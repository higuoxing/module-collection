==> flow/design.v <==
`timescale 1ns / 1ps
module spi_slave(
  input  wire       sys_clk ,
  input  wire       rst_n   ,
  input  wire       CS_N    ,
  input  wire       SCK     ,
  input  wire       MOSI    ,
  input  wire [7:0] txd_data,
  output reg        MISO    ,
  output reg  [7:0] rxd_data,
  output wire       rxd_flag
);
  wire sck_pos_detect, sck_neg_detect;
  reg  sck_pos_detect_r0, sck_pos_detect_r1;
  wire CS_N_pos_detect, CS_N_neg_detect;
  reg  CS_N_pos_detect_r0, CS_N_pos_detect_r1;
  reg  rxd_flag_r;
  reg  rxd_flag_r0;
  reg  rxd_flag_r1;
  reg  [3:0] rxd_data_cnt;
  reg  [1:0] rxd_current_state;
  reg  [1:0] rxd_next_state;
  reg  [7:0] txd_data_buf;
  reg  [3:0] txd_data_cnt;
  initial begin
    sck_pos_detect_r0 <= 1'b1;
    sck_pos_detect_r1 <= 1'b1;
    rxd_flag_r <= 1'b0;
    rxd_current_state <= 2'd0;
    rxd_next_state <= 2'd0;
    txd_data_buf <= 8'd0;
    txd_data_cnt <= 4'd0;
  end
  assign sck_pos_detect = (sck_pos_detect_r0 && 
    !sck_pos_detect_r1) ? 1'b1: 1'b0;
  assign sck_neg_detect = (!sck_pos_detect_r0 && 
    sck_pos_detect_r1) ? 1'b1: 1'b0;
  always @ (posedge sys_clk or negedge rst_n) begin
    if (!rst_n) begin
      sck_pos_detect_r0 <= 1'b1;
      sck_pos_detect_r1 <= 1'b1;
    end
    else begin
      sck_pos_detect_r0 <= SCK;
      sck_pos_detect_r1 <= sck_pos_detect_r0;
    end
  end
  assign rxd_flag = (rxd_flag_r0 &&
    !rxd_flag_r1) ? 1'b1: 1'b0;
  always @ (posedge sys_clk or negedge rst_n) begin
    if (!rst_n) begin
      rxd_flag_r0 <= 1'b0;
      rxd_flag_r1 <= 1'b0;
    end
    else begin
      rxd_flag_r0 <= rxd_flag_r;
      rxd_flag_r1 <= rxd_flag_r0;
    end
  end
  assign CS_N_pos_detect = (CS_N_pos_detect_r0 && 
    !CS_N_pos_detect_r1) ? 1'b1: 1'b0;
  assign CS_N_neg_detect = (!CS_N_pos_detect_r0 && 
    CS_N_pos_detect_r1) ? 1'b1: 1'b0;
  always @ (posedge sys_clk or negedge rst_n) begin
    if (!rst_n) begin
      CS_N_pos_detect_r0 <= 1'b1;
      CS_N_pos_detect_r1 <= 1'b1;
    end
    else begin
      CS_N_pos_detect_r0 <= CS_N;
      CS_N_pos_detect_r1 <= CS_N_pos_detect_r0;
    end
  end
  always @ (posedge sys_clk or negedge rst_n) begin
    if (!rst_n) begin
      rxd_data <= 8'd0;
      rxd_data_cnt <= 4'd0;
      rxd_flag_r = 1'b0;
    end
    else if (sck_pos_detect && !CS_N && 
      rxd_data_cnt != 4'd7) begin
      rxd_data <= {rxd_data[6:0], MOSI};
      rxd_data_cnt <= rxd_data_cnt + 1;
    end
    else if (sck_pos_detect && !CS_N &&
      rxd_data_cnt == 4'd7) begin
      rxd_data <= {rxd_data[6:0], MOSI};
    end
    else if (CS_N_neg_detect) begin
      rxd_flag_r <= 1'b0;
    end
    else if (CS_N_pos_detect) begin
      rxd_data_cnt <= 4'd0;
      rxd_flag_r <= 1'b1;
    end
    else begin
      rxd_data <= rxd_data;
      rxd_data_cnt <= rxd_data_cnt;
      rxd_flag_r <= rxd_flag_r;
    end
  end
  always @ (posedge sys_clk or negedge rst_n) begin
    if (!rst_n) begin
      txd_data_cnt <= 4'd0;
      txd_data_buf <= 8'd0;
    end
    else if (CS_N_neg_detect) begin
      txd_data_buf <= txd_data;
    end
    else if (sck_neg_detect && !CS_N &&
      txd_data_cnt != 4'd7) begin
      MISO <= txd_data_buf[7];
      txd_data_buf <= {txd_data_buf[6:0], 1'b0};
      txd_data_cnt <= txd_data_cnt + 1;
    end
    else if (sck_neg_detect && !CS_N &&
      txd_data_cnt == 4'd7) begin
      MISO <= txd_data_buf[7];
      txd_data_cnt <= 4'd0;
    end
    else begin
      txd_data_cnt <= txd_data_cnt;
      txd_data_buf <= txd_data_buf;
    end
  end
endmodule
# Reports on spi_slave
# The steps from the RTL of spi_slave to its reports follow in flow order.
# Line numbers count from 1 in the design file above.
# Operators: Yosys type, input widths -> output width; for muxes data width and select width s.
design:
  top: "spi_slave"
  clock_port: "sys_clk"
  lib: "sky130hd"
  lib_corner: "tt_025C_1v80"

# After elaboration
# Yosys after proc, flatten, opt, wreduce and memory -nomap, before mapping. Memory bits, and registers merged into a memory's read port (data or address), are not among the register bits. Print and check cells are not counted. Equal cells are merged and count once.
word_totals:
  regBits: 32
  out_inout_bits: 10
  input_bits: 13
classes:
  logic: 3
  addsub: 2
  muxes: 19
  equal: 6
  reduce_and_logical: 26
ops:
  columns: ["operator", "count"]
  rows:
  - ["$mux 8", 4]
  - ["$mux 4", 6]
  - ["$logic_and 1x1->1", 11]
  - ["$reduce_bool 2->1", 5]
  - ["$reduce_and 3->1", 3]
  - ["$mux 1", 9]
  - ["$add 4x1->4 const B", 2]
  - ["$eq 4x3->1 const B", 2]
  - ["$ne 4x3->1 const B", 2]
  - ["$logic_not 1->1", 6]
  - ["$not 1->1", 3]
  - ["$ne 2x1->1 const B", 1]
  - ["$ne 2x2->1 const B", 1]
  - ["$reduce_and 2->1", 1]

# Longest topological paths
# Yosys ltp: most cells in a row. Word level: on the elaborated netlist, between registers, memories and ports. Mapped: between sequential cells and ports; inverters and the memories' decode and read muxes count.
depth:
  word_depth: 7
  abc_area: 0
  ltp_mapped: 6

# Netlist
# Yosys stat after the flow's synthesis: flattened, memories mapped to cells. It holds for the ABC_AREA given above (unset counts as 0); a run with the other value may have another netlist.
# The area totals of this step are shown rounded.
synth_totals:
  seqArea_um2: 711
  mapped_cells: 96
  flip_flops: 28
  area_um2: 1180
types:
  columns: ["type", "count"]
  rows:
  - ["sky130_fd_sc_hd__dfrtp_1", 23]
  - ["sky130_fd_sc_hd__dfstp_2", 4]
  - ["sky130_fd_sc_hd__mux2_2", 8]
  - ["sky130_fd_sc_hd__o21ai_0", 12]
  - ["sky130_fd_sc_hd__nor2b_1", 8]
  - ["sky130_fd_sc_hd__a31oi_1", 7]
  - ["sky130_fd_sc_hd__a21oi_1", 7]
  - ["sky130_fd_sc_hd__edfxtp_1", 1]
  - ["sky130_fd_sc_hd__ha_1", 2]
  - ["sky130_fd_sc_hd__nor4b_4", 1]
  - ["sky130_fd_sc_hd__nor3b_1", 2]
  - ["sky130_fd_sc_hd__buf_6", 1]
  - ["sky130_fd_sc_hd__mux2_1", 1]
  - ["sky130_fd_sc_hd__nand2_1", 3]
  - ["sky130_fd_sc_hd__nand3_1", 2]
  - ["sky130_fd_sc_hd__and3b_1", 1]
  - ["sky130_fd_sc_hd__or3b_2", 1]
  - ["sky130_fd_sc_hd__xnor2_1", 1]
# Other cell types: 9; their cells: 11.

# Timing after synthesis
# Path of least setup slack by OpenSTA after synthesis, without wires, with an ideal clock, recovery checks aside; 20% of the period is set as input and as output delay. Where synthesis merged equal registers, the netlist keeps one of their names.
synth_path:
  path_type: "register to register"
  start: "reg CS_N_pos_detect_r0"
  end: "reg txd_data_cnt[3]"
  path_delay_ns: 1.769
  path_slack_ns: 0.450
  required_time_ns: 2.093
  arrival_ns: 1.642
  path_buffers: 1
  setup_ns: 0.127
  period_ns: 2.22
  driving_pins: 7
  period_less_setup_slack_ns: 1.77
# "path_delay_ns" is the arrival time less input delay plus setup time.
# "driving_pins" counts driving pins, that of a launching flip-flop among them; a cell with two outputs on the path counts twice.
# "period_less_setup_slack_ns" = period - worst setup slack (recovery checks aside). The figure is calculated, with input and output delays left at 20% of the set period.
# The rows between start and end are the longest chain of elaborated cells between them; the timing report does not say that the signal goes this way. Where chains are equally long, one stands for them.
# A line is the first line of the expression or statement that the cell stems from. Yosys adds cells for indexed reads and writes and turns some case tables into memories.
# A register here has more assigning lines than the two given.
synth_between:
  cell_sequence: "sky130_fd_sc_hd__dfstp_2 -> sky130_fd_sc_hd__inv_1 -> sky130_fd_sc_hd__ha_1 -> sky130_fd_sc_hd__buf_6 -> sky130_fd_sc_hd__nor4b_4 -> sky130_fd_sc_hd__nand4_1 -> sky130_fd_sc_hd__mux2_1"
  elab_chain_cells: 5
  cone_cells: 5
  lines_between: 1
  classes_between: "mux: 1; logic: 1; reduce/logical: 3"
synth_lines:
  columns: ["item", "line_no", "text"]
  rows:
  - ["start: declaration", 16, "reg  CS_N_pos_detect_r0, CS_N_pos_detect_r1;"]
  - ["start: assignment", 66, "CS_N_pos_detect_r0 <= 1'b1;"]
  - ["start: assignment", 70, "CS_N_pos_detect_r0 <= CS_N;"]
  - ["$logic_not 1->1", 62, "assign CS_N_neg_detect = (!CS_N_pos_detect_r0 &&"]
  - ["$logic_and 1x1->1", 62, null]
  - ["$mux 1", 62, null]
  - ["$not 1->1", null, null]
  - ["$reduce_and 2->1", null, null]
  - ["end: assignment", 114, "txd_data_cnt <= txd_data_cnt + 1;"]
  - ["end: assignment", 122, "txd_data_cnt <= txd_data_cnt;"]
  - ["end: declaration", 24, "reg  [3:0] txd_data_cnt;"]

# Worst path after layout
# From the final timing report of record 1: the path of least setup slack in the routed layout; clock arrival at registers is part of the times.
layout_path:
  path_type: "register to register"
  start: "reg CS_N_pos_detect_r0"
  end: "reg txd_data_cnt[3]"
  arrival_ns: 1.75
  path_buffers: 0
  setup_ns: 0.11
  driving_pins: 6
  path_slack_ns: -0.29
  required_time_ns: 1.46
  period_ns: 1.31
# The rows between start and end are the longest chain of elaborated cells between them; the timing report does not say that the signal goes this way. Where chains are equally long, one stands for them.
# A register here has more assigning lines than the two given.
layout_between:
  cell_sequence: "sky130_fd_sc_hd__dfstp_2 -> sky130_fd_sc_hd__inv_2 -> sky130_fd_sc_hd__ha_4 -> sky130_fd_sc_hd__nor4b_4 -> sky130_fd_sc_hd__nand4_1 -> sky130_fd_sc_hd__mux2_4"
  elab_chain_cells: 5
  cone_cells: 5
  lines_between: 1
  classes_between: "mux: 1; logic: 1; reduce/logical: 3"
layout_lines:
  columns: ["item", "line_no", "text"]
  rows:
  - ["start: declaration", 16, "reg  CS_N_pos_detect_r0, CS_N_pos_detect_r1;"]
  - ["start: assignment", 66, "CS_N_pos_detect_r0 <= 1'b1;"]
  - ["start: assignment", 70, "CS_N_pos_detect_r0 <= CS_N;"]
  - ["$logic_not 1->1", 62, "assign CS_N_neg_detect = (!CS_N_pos_detect_r0 &&"]
  - ["$logic_and 1x1->1", 62, null]
  - ["$mux 1", 62, null]
  - ["$not 1->1", null, null]
  - ["$reduce_and 2->1", null, null]
  - ["end: assignment", 114, "txd_data_cnt <= txd_data_cnt + 1;"]
  - ["end: assignment", 122, "txd_data_cnt <= txd_data_cnt;"]
  - ["end: declaration", 24, "reg  [3:0] txd_data_cnt;"]

Subject: flow runs of spi_slave

Hi,

spi_slave through Yosys and OpenROAD on sky130hd: 2 stored runs, unordered, with their settings and measured results. The constraints put input and output delay at 20% of the set period each and load the outputs with 0.01 pF.
"timing.worst_path_ns" is the time allowed to the run's worst setup path (the clock period less input and output delay, where it has them) less its slack. Clock arrival times count: a late capture clock shortens it, a late launch clock lengthens it.
By "power_uw" is meant OpenSTA's value without simulated activity: inputs other than the clock are taken to toggle once in ten clock periods, and the tool carries that through the logic.
Values from the reports are rounded here.

--- record 1 ---
==> flow/run.sh <==
#!/bin/bash
# the make line also repeats the synthesis and layout settings of config.mk as NAME=value (left out here)
make -C /OpenROAD-flow-scripts/flow DESIGN_CONFIG=/design/flow/config.mk WORK_HOME=/design/flow/orfs CLKGATE_MAP_FILE= finish
==> flow/config.mk <==
export PLATFORM = sky130hd
export DESIGN_NAME = spi_slave
export DESIGN_NICKNAME = spi_slave
export VERILOG_FILES = /design/flow/design.v
export SDC_FILE = /design/flow/constraint.sdc
export NUM_CORES = 4
export LEC_CHECK = 0
export CAP_MARGIN = 15
export CELL_PAD_IN_SITES_DETAIL_PLACEMENT = 2
export CORE_ASPECT_RATIO = 0.55
export CORE_MARGIN = 2
export CORE_UTILIZATION = 19
export CTS_CLUSTER_SIZE = 67
export GPL_TIMING_DRIVEN = 1
export PLACE_DENSITY_LB_ADDON = 0.02
export SETUP_SLACK_MARGIN = 0.01
export SLEW_MARGIN = 15
==> flow/constraint.sdc <==
create_clock -name core_clock -period 1.31 [get_ports {sys_clk}]
set_input_delay 0.2620 -clock core_clock [delete_from_list [all_inputs] [get_ports {sys_clk}]]
set_output_delay 0.2620 -clock core_clock [all_outputs]
set_load 0.01 [all_outputs]

==> results, as YAML <==
results:
  synthesis_area_um2: 1180
  dieArea_um2: 6880
  utilization_pct: 29.5
  timing.setup.ws_ns: -0.287
  setupTns_ns: -2.32
  power_uw: 2960
  timing.worst_path_ns: 1.60
  critical_path_kind: "register to register"

--- record 2 ---
==> flow/run.sh <==
#!/bin/bash
# the make line also repeats the synthesis and layout settings of config.mk as NAME=value (left out here)
make -C /OpenROAD-flow-scripts/flow DESIGN_CONFIG=/design/flow/config.mk WORK_HOME=/design/flow/orfs CLKGATE_MAP_FILE= finish
==> flow/config.mk <==
export PLATFORM = sky130hd
export DESIGN_NAME = spi_slave
export DESIGN_NICKNAME = spi_slave
export VERILOG_FILES = /design/flow/design.v
export SDC_FILE = /design/flow/constraint.sdc
export NUM_CORES = 4
export LEC_CHECK = 0
export CAP_MARGIN = 25
export CELL_PAD_IN_SITES_DETAIL_PLACEMENT = 2
export CELL_PAD_IN_SITES_GLOBAL_PLACEMENT = 2
export CORE_ASPECT_RATIO = 1.57
export CORE_MARGIN = 2
export CORE_UTILIZATION = 42
export GPL_TIMING_DRIVEN = 0
export MIN_ROUTING_LAYER = met1
export PLACE_DENSITY_LB_ADDON = 0.19
export SETUP_SLACK_MARGIN = 0.2
export SLEW_MARGIN = 20
==> flow/constraint.sdc <==
create_clock -name core_clock -period 2.9 [get_ports {sys_clk}]
set_input_delay 0.5800 -clock core_clock [delete_from_list [all_inputs] [get_ports {sys_clk}]]
set_output_delay 0.5800 -clock core_clock [all_outputs]
set_load 0.01 [all_outputs]

==> results, as YAML <==
results:
  synthesis_area_um2: 1180
  dieArea_um2: 3260
  utilization_pct: 54.8
  timing.setup.ws_ns: 0.871
  setupTns_ns: 0.000
  power_uw: 1100
  timing.worst_path_ns: 1.45
  critical_path_kind: "input to register"

Regards
