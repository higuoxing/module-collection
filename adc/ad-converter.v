==> flow/design.v <==
`timescale 1ns / 1ps
module ad_converter (
  input  wire       sys_clk      ,  
  input  wire       rst_n        ,  
  input  wire [7:0] AD_digits_in ,  
  output reg        AD_clk       ,  
  output reg  [7:0] AD_digits_out,  
  output wire       data_vld
);
  parameter AD_clk_max_cnt = 49;     
  reg [31:0] AD_clk_cnt;
  reg AD_clk_pos_detect_r0;
  reg AD_clk_pos_detect_r1;
  wire AD_clk_neg_detect;
  initial begin
    AD_clk_cnt <= 32'd0;
    AD_clk <= 1'b0;
    AD_clk_pos_detect_r0 <= 1'b0;
    AD_clk_pos_detect_r1 <= 1'b0;
  end
  assign AD_clk_neg_detect = (!AD_clk_pos_detect_r0 && 
    AD_clk_pos_detect_r1) ? 1'b1: 1'b0;
  always @ (posedge sys_clk or negedge rst_n) begin
    if (!rst_n) begin
      AD_clk_pos_detect_r0 <= 1'b0;
      AD_clk_pos_detect_r1 <= 1'b0;
    end
    else begin
      AD_clk_pos_detect_r0 <= AD_clk;
      AD_clk_pos_detect_r1 <= AD_clk_pos_detect_r0;
    end
  end
  always @ (posedge sys_clk or negedge rst_n) begin
    if (!rst_n) begin
      AD_clk_cnt <= 32'd0;
      AD_clk <= 1'b0;
    end
    else if (AD_clk_cnt == AD_clk_max_cnt) begin
      AD_clk_cnt <= 32'd0;
      AD_clk <= ~ AD_clk;
    end
    else if (AD_clk_cnt != AD_clk_max_cnt) begin
      AD_clk_cnt <= AD_clk_cnt + 1;
    end
  end
  always @ (posedge sys_clk or negedge rst_n) begin
    if (!rst_n) begin
      AD_digits_out <= 8'd0;
    end
    else begin
      AD_digits_out <= AD_digits_in;
    end
  end
  assign data_vld = AD_clk_neg_detect;
endmodule
Reports on ad_converter:

What the tools print for ad_converter, step after step.
Lines are those of the file above, counted from 1.
Operators: Yosys type, input widths -> output width; for muxes data width and select width s.
Library cell names are shortened.
The mark -- stands for no value.

* top module: ad_converter
* clock input: sys_clk
* cell library: sky130hd
* library corner: tt_025C_1v80

Word-level counts:

Counts by Yosys on the flattened word-level netlist (proc, flatten, opt, wreduce; memories kept). Register bits leave out memories and registers merged into their read ports (data or address). Print and check cells are left out. Cells with the same type and inputs are merged into one.

* bits in registers: 43
* input port bits: 10
* output and inout bits: 10
* elaborated cells: 15

* add/sub/neg operators: 1
* eq/ne operators: 2
* mux-type cells: 3
* bitwise logic cells: 1
* reductions and logical operators: 3

Operators with widths (number)
* $mux 32: 2
* $add 32x1->32 const B: 1
* $eq 32x6->1 const B: 1
* $ne 32x6->1 const B: 1
* $reduce_bool 2->1: 1
* $logic_and 1x1->1: 1
* $not 1->1: 1
* $logic_not 1->1: 1
* $mux 1: 1

Logic depth:

Depth = most cells in a row (Yosys ltp): at word level without a register or memory, in the mapped netlist without a sequential cell, where the memories' decode and read muxes count.

* depth after elaboration: 3
* ABC_AREA: 0
* depth in mapped cells: 6
* mapped depth without buffers: 6

After synthesis:

Source: synth_stat.txt of the flow (Yosys; design flattened, memories mapped). It holds for the ABC_AREA given above (unset counts as 0); a run with the other value may have another netlist.
The area totals of this step are shown rounded.

* cell count: 148
* chip area (Yosys): 1788 µm²
* sequential area: 1076 µm²
* flip-flops: 43
* buffers: 3

Cell types
* dfrtp_1: number 43, area in all 1.08E+03 µm²
* xnor2_1: number 22, area in all 192.685 µm²
* nand4_1: number 13, area in all 81.328 µm²
* xor2_1: number 9, area in all 78.826 µm²
* nand3_1: number 8, area in all 40.038 µm²
* nor2_1: number 10, area in all 37.536 µm²
* and4_1: number 4, area in all 35.034 µm²
* and3_1: number 5, area in all 31.28 µm²
* nor4_1: number 5, area in all 31.28 µm²
* nand2_1: number 7, area in all 26.275 µm²
* ha_1: number 2, area in all 25.024 µm²
* nand4b_1: number 2, area in all 17.517 µm²
* nor3_4: number 1, area in all 16.266 µm²
* nor3_1: number 3, area in all 15.014 µm²
* and2_1: number 2, area in all 12.512 µm²
* clkbuf_1: number 3, area in all 11.261 µm²
* inv_1: number 3, area in all 11.261 µm²
* or4_4: number 1, area in all 11.261 µm²

Other cell types: 5; their cells: 5.

Worst setup path after synthesis:

OpenSTA on the mapped netlist: ideal clock, no wires. The path of least setup slack (recovery checks aside). Input and output delay are each 20% of the period. Register names are those of the netlist, which keeps one name where synthesis merged equal registers.

* path type: register -> register
* from: register AD_clk_cnt
* to: register AD_clk
* period: 2200 ps
* setup time: 79 ps
* launch time at the first pin: 0 ps
* arrival time: 1736 ps
* required time: 2121 ps
* path slack: 384 ps
* path delay: 1815 ps
* stages: 5
* path buffers: 0
* synthesis period reached: 1816 ps

"path delay" = arrival - input delay + setup time.
"stages" counts driving pins, that of a launching flip-flop among them; a cell with two outputs on the path counts twice.
"synthesis period reached" = period - worst setup slack (recovery checks aside). The figure is calculated, with input and output delays left at 20% of the set period.
An end named without its bit number is one bit of that signal or, where synthesis recoded a state register, one of its new flip-flops.
A register here has more assigning lines than the two given.

* cell sequence: dfrtp_1 or4_1 or4_4 nor3_4 xor2_1

RTL lines, path post-synthesis
* start, declared: line 11 `reg [31:0] AD_clk_cnt;`
* start, assigned: line 35 `AD_clk_cnt <= 32'd0;`
* start, assigned: line 43 `AD_clk_cnt <= AD_clk_cnt + 1;`
* end, assigned: line 36 `AD_clk <= 1'b0;`
* end, assigned: line 40 `AD_clk <= ~ AD_clk;`
* end, declared: line 6 `output reg        AD_clk       ,`

No chain of elaborated cells between the ends is given.

Path in the finished layout:

From the final timing report of record 1: the path of least setup slack in the routed layout; clock arrival at registers is part of the times.
The path's times are printed in steps of 10 ps; the period is the one set.

* path type: register -> register
* from: register AD_clk_cnt
* to: register AD_clk
* period: 1170 ps
* setup time: 70 ps
* launch time at the first pin: 300 ps
* arrival time: 2070 ps
* required time: 1390 ps
* path slack: -680 ps
* stages: 5
* path buffers: 0

An end named without its bit number is one bit of that signal or, where synthesis recoded a state register, one of its new flip-flops.
A register here has more assigning lines than the two given.

* cell sequence: dfrtp_1 or4_1 or4_4 nor3_4 xor2_1

RTL lines, path post-layout
* start, declared: line 11 `reg [31:0] AD_clk_cnt;`
* start, assigned: line 35 `AD_clk_cnt <= 32'd0;`
* start, assigned: line 43 `AD_clk_cnt <= AD_clk_cnt + 1;`
* end, assigned: line 36 `AD_clk <= 1'b0;`
* end, assigned: line 40 `AD_clk <= ~ AD_clk;`
* end, declared: line 6 `output reg        AD_clk       ,`

No chain of elaborated cells between the ends is given.

Ticket comment

Measured data: module ad_converter, platform sky130hd, 2 stored runs of the flow under differing settings, order arbitrary. Input and output delays are each 20% of the period that was set; the output load is 0.01 pF.
"period reached" = clock period - worst setup slack. The figure is calculated, with input and output delays left at 20% of the set period.
By "critical setup path time" is meant the share of the clock period that the worst setup path is allowed (20% is reserved at inputs, 20% at outputs), minus its slack. Clock arrival times at its registers enter into it.
"total design power" rests on the timing tool's default activity at the inputs, not on a simulated workload.
"critical setup path time" is given in steps of 10 ps.
Results are given in rounded form.

### Record 1

==> flow/run.sh <==
#!/bin/bash
# the make line also repeats the synthesis and layout settings of config.mk as NAME=value (left out here)
make -C /OpenROAD-flow-scripts/flow DESIGN_CONFIG=/design/flow/config.mk WORK_HOME=/design/flow/orfs CLKGATE_MAP_FILE= finish
==> flow/config.mk <==
export PLATFORM = sky130hd
export DESIGN_NAME = ad_converter
export DESIGN_NICKNAME = ad_converter
export VERILOG_FILES = /design/flow/design.v
export SDC_FILE = /design/flow/constraint.sdc
export NUM_CORES = 4
export LEC_CHECK = 0
export CAP_MARGIN = 20
export CORE_MARGIN = 2
export CORE_UTILIZATION = 40
export SLEW_MARGIN = 20
==> flow/constraint.sdc <==
create_clock -name core_clock -period 1.17 [get_ports {sys_clk}]
set_input_delay 0.2340 -clock core_clock [delete_from_list [all_inputs] [get_ports {sys_clk}]]
set_output_delay 0.2340 -clock core_clock [all_outputs]
set_load 0.01 [all_outputs]

Results of record 1:
- Post-route setup TNS: -10240 ps
- Critical setup path time: 1850 ps
- Class of the worst setup path: register -> register
- Utilization after routing: 65.4%
- Total design power: 2521 uW
- Yosys chip area after synthesis: 1788 µm²
- Total die area: 5020 µm²
- Standard-cell area after layout: 2829 µm²
- Period reached: 1850 ps
- Lowest setup slack: -680 ps

### Record 2

==> flow/run.sh <==
#!/bin/bash
# the make line also repeats the synthesis and layout settings of config.mk as NAME=value (left out here)
make -C /OpenROAD-flow-scripts/flow DESIGN_CONFIG=/design/flow/config.mk WORK_HOME=/design/flow/orfs CLKGATE_MAP_FILE= finish
==> flow/config.mk <==
export PLATFORM = sky130hd
export DESIGN_NAME = ad_converter
export DESIGN_NICKNAME = ad_converter
export VERILOG_FILES = /design/flow/design.v
export SDC_FILE = /design/flow/constraint.sdc
export NUM_CORES = 4
export LEC_CHECK = 0
export ABC_AREA = 1
export CAP_MARGIN = 20
export CORE_MARGIN = 3
export CORE_UTILIZATION = 41
export GPL_ROUTABILITY_DRIVEN = 0
export PLACE_DENSITY = 0.75
export SLEW_MARGIN = 20
export TNS_END_PERCENT = 45
==> flow/constraint.sdc <==
create_clock -name core_clock -period 2.16 [get_ports {sys_clk}]
set_input_delay 0.4320 -clock core_clock [delete_from_list [all_inputs] [get_ports {sys_clk}]]
set_output_delay 0.4320 -clock core_clock [all_outputs]
set_load 0.01 [all_outputs]

Results of record 2:
- Post-route setup TNS: 0 ps
- Critical setup path time: 1300 ps
- Class of the worst setup path: register -> output
- Utilization after routing: 50.6%
- Total design power: 1376 uW
- Yosys chip area after synthesis: 2283 µm²
- Total die area: 6501 µm²
- Standard-cell area after layout: 2649 µm²
- Period reached: 1737 ps
- Lowest setup slack: 423 ps
