==> flow/design.v <==
`timescale 1ns / 1ps
module lcd_module (
  input  wire         clk_i        ,  
  input  wire         rst_n        ,  
  output wire         lcd_dclk     ,  
  output wire         lcd_hsync    ,  
  output wire         lcd_vsync    ,  
  output wire         lcd_de       ,  
  output wire         lcd_rst_n    ,  
  output wire [10: 0] lcd_hsync_cnt,  
  output wire [9 : 0] lcd_vsync_cnt   
);
  parameter LinePeriod   = 1056;
  parameter H_SyncPulse  =  128;
  parameter H_FrontPorch =   40;
  parameter H_BackPorch  =   88;
  parameter H_ActivePix  =  800;
  parameter Hde_start    =  216;
  parameter Hde_end      = 1016;
  parameter FramePeriod  = 505;
  parameter V_SyncPulse  =   3;
  parameter V_FrontPorch =   1;
  parameter V_BackPorch  =  21;
  parameter V_ActivePix  = 480;
  parameter Vde_start    =  24;
  parameter Vde_end      = 504;
  reg [10: 0] hsync_cnt;
  reg [9:  0] vsync_cnt;
  reg [7:  0] lcd_r_reg;
  reg [7:  0] lcd_g_reg;
  reg [7:  0] lcd_b_reg;
  reg hsync_r;
  reg vsync_r;
  reg hsync_de;
  reg vsync_de;
  assign lcd_dclk  = ~ clk_i;
  assign lcd_hsync = hsync_r;
  assign lcd_vsync = vsync_r;
  assign lcd_de    = hsync_de && vsync_de;
  assign lcd_rst   = 1'b1;
  always @ (posedge clk_i) begin
    if (!rst_n) 
      hsync_cnt <= 1'b1;
    else if (hsync_cnt == LinePeriod)
      hsync_cnt <= 1'b1;
    else
      hsync_cnt <= hsync_cnt + 1;
  end
  always @ (posedge clk_i) begin
    if (!rst_n)
      hsync_r <= 1'b1;
    else if (hsync_cnt == 1)
      hsync_r <= 1'b0;
    else if (hsync_cnt == H_SyncPulse)
      hsync_r <= 1'b1;
    else
      hsync_r <= hsync_r;
    if (!rst_n)
      hsync_de <= 1'b0;
    else if (hsync_cnt == Hde_start)
      hsync_de <= 1'b1;
    else if (hsync_cnt == Hde_end)
      hsync_de <= 1'b0;
    else
      hsync_de <= hsync_de;
  end
  always @ (posedge clk_i) begin
    if (!rst_n)
      vsync_cnt <= 1'b1;
    else if (vsync_cnt == FramePeriod)
      vsync_cnt <= 1'b1;
    else if (hsync_cnt == LinePeriod)
      vsync_cnt <= vsync_cnt + 1;
    else
      vsync_cnt <= vsync_cnt;
  end
  always @ (posedge clk_i) begin
    if (!rst_n)
      vsync_r <= 1'b1;
    else if (vsync_cnt == 1)
      vsync_r <= 1'b0;
    else if (vsync_cnt == V_SyncPulse)
      vsync_r <= 1'b1;
    else
      vsync_r <= vsync_r;
    if (!rst_n)
      vsync_de <= 1'b0;
    else if (vsync_cnt == Vde_start)
      vsync_de <= 1'b1;
    else if (vsync_cnt == Vde_end)
      vsync_de <= 1'b0;
    else
      vsync_de <= vsync_de;
  end
  assign lcd_hsync_cnt = (Hde_start) ? (hsync_cnt - 217) : 11'd0;
  assign lcd_vsync_cnt = (Vde_start) ? (vsync_cnt - 25)  : 10'd0;
endmodule
# Step by step through the tools: lcd_module
# What the tools print for lcd_module, step after step.
# Line numbers count from 1 in the design file above.
# Operators carry their Yosys type and port widths (W data, S select, Z words).
# Not given: -
# inputs
design	lcd_module
clk_port	clk_i
library	sky130hd
lib_corner	tt_025C_1v80

# Word-level counts
# Yosys after proc, flatten, opt, wreduce and memory -nomap, before mapping. Memory bits, and registers merged into a memory's read port (data or address), are not among the register bits. Print and check cells are not counted. Equal cells are merged and count once.
# op_classes
eq_ne	10
n_mux	8
bitwise	2
add_sub_neg	4
reduce_logical	7
# op_table
cell	count
$eq A11 B8 Y1 const B	2
$eq A10 B9 Y1 const B	2
$add A11 B1 Y11 const B	1
$eq A11 B1 Y1 const B	1
$eq A11 B10 Y1 const B	1
$eq A11 B11 Y1 const B	1
$sub A11 B8 Y11 const B	1
$add A10 B1 Y10 const B	1
$eq A10 B1 Y1 const B	1
$eq A10 B2 Y1 const B	1
$sub A10 B5 Y10 const B	1
$eq A10 B5 Y1 const B	1
$reduce_bool A2 Y1	4
$mux W1	8
$reduce_or A2 Y1	2
$not A1 Y1	2
$logic_and A1 B1 Y1	1
# word_totals
word_cells	37
out_inout_bits	26
ff_bits	25
inputBits	2

# Depth
# Longest topological path by Yosys (ltp), each cell counted once; first at word level (registers and memories cut), then after technology mapping (sequential cells cut; the memories' decode and read muxes count).
# logic_depth
word_depth	3
abc_area	0
depth_mapped	7
mapped_depth_nobuf	6

# Netlist
# The flow's flattened synthesis, as Yosys stat reports it; memories are mapped. The netlist is that of the ABC_AREA named above (0 if unset); the other value can give another one.
# Totals and module areas in this step are rounded.
# mapped
seqArea_um2	500
n_buf	18
flip_flops	25
yosys_area_um2	1600
cell_count	197
# types
cell	count	type_area_um2
sky130_fd_sc_hd__dfxtp_1	25	500.48
sky130_fd_sc_hd__xnor2_1	24	210.202
sky130_fd_sc_hd__ha_1	7	87.584
sky130_fd_sc_hd__nor2_1	22	82.579
sky130_fd_sc_hd__xor2_1	8	70.067
sky130_fd_sc_hd__nand3_1	11	55.053
sky130_fd_sc_hd__nand2_1	14	52.55
sky130_fd_sc_hd__clkbuf_1	11	41.29
sky130_fd_sc_hd__nor3_1	8	40.038
sky130_fd_sc_hd__inv_1	10	37.536
sky130_fd_sc_hd__nor4_1	6	37.536
sky130_fd_sc_hd__o21ai_0	6	30.029
sky130_fd_sc_hd__or4_1	4	30.029
sky130_fd_sc_hd__a31oi_1	4	25.024
sky130_fd_sc_hd__or3_1	4	25.024
sky130_fd_sc_hd__buf_2	4	20.019
sky130_fd_sc_hd__nand2b_1	3	18.768
sky130_fd_sc_hd__nand4_1	3	18.768
# Other cell types: 20; their cells: 23.

# 2 stored runs of lcd_module in the flow (synthesis by Yosys, layout by OpenROAD, sky130hd cells), in arbitrary order. Constraints: input delay and output delay 20% of the set period each, output load 0.01 pF.
# "design_power_mw" rests on the timing tool's default activity at the inputs, not on a simulated workload.
# Results are given in rounded form.
# Settings: -- = not set for that run.
# A result given as -- is not shown for that run.
stored run	period_ns	CORE_UTILIZATION	SETUP_SLACK_MARGIN	PLACE_DENSITY_LB_ADDON	CELL_PAD_IN_SITES_GLOBAL_PLACEMENT	CELL_PAD_IN_SITES_DETAIL_PLACEMENT	GPL_TIMING_DRIVEN	GPL_ROUTABILITY_DRIVEN	CTS_CLUSTER_SIZE	CAP_MARGIN	SLEW_MARGIN	MAX_ROUTING_LAYER	CORE_MARGIN	synth_area_um2	final_cell_area_um2	final_setup_ws_ns	holdWs_ns	die_footprint_um2	final_setup_tns_ns	design_power_mw	finish.utilization_pct
flow run A	1.41	68	0.24	0.08	0	0	1	1	97	15	25	met5	2	--	--	--	--	--	--	--	--
flow run B	3.44	28	0.62	0.17	--	--	0	1	--	25	20	--	9	1600	2000	0.61	0.46	8600	0.000	0.60	38
# Flow run A: unfinished; error DPL-0038 in placement
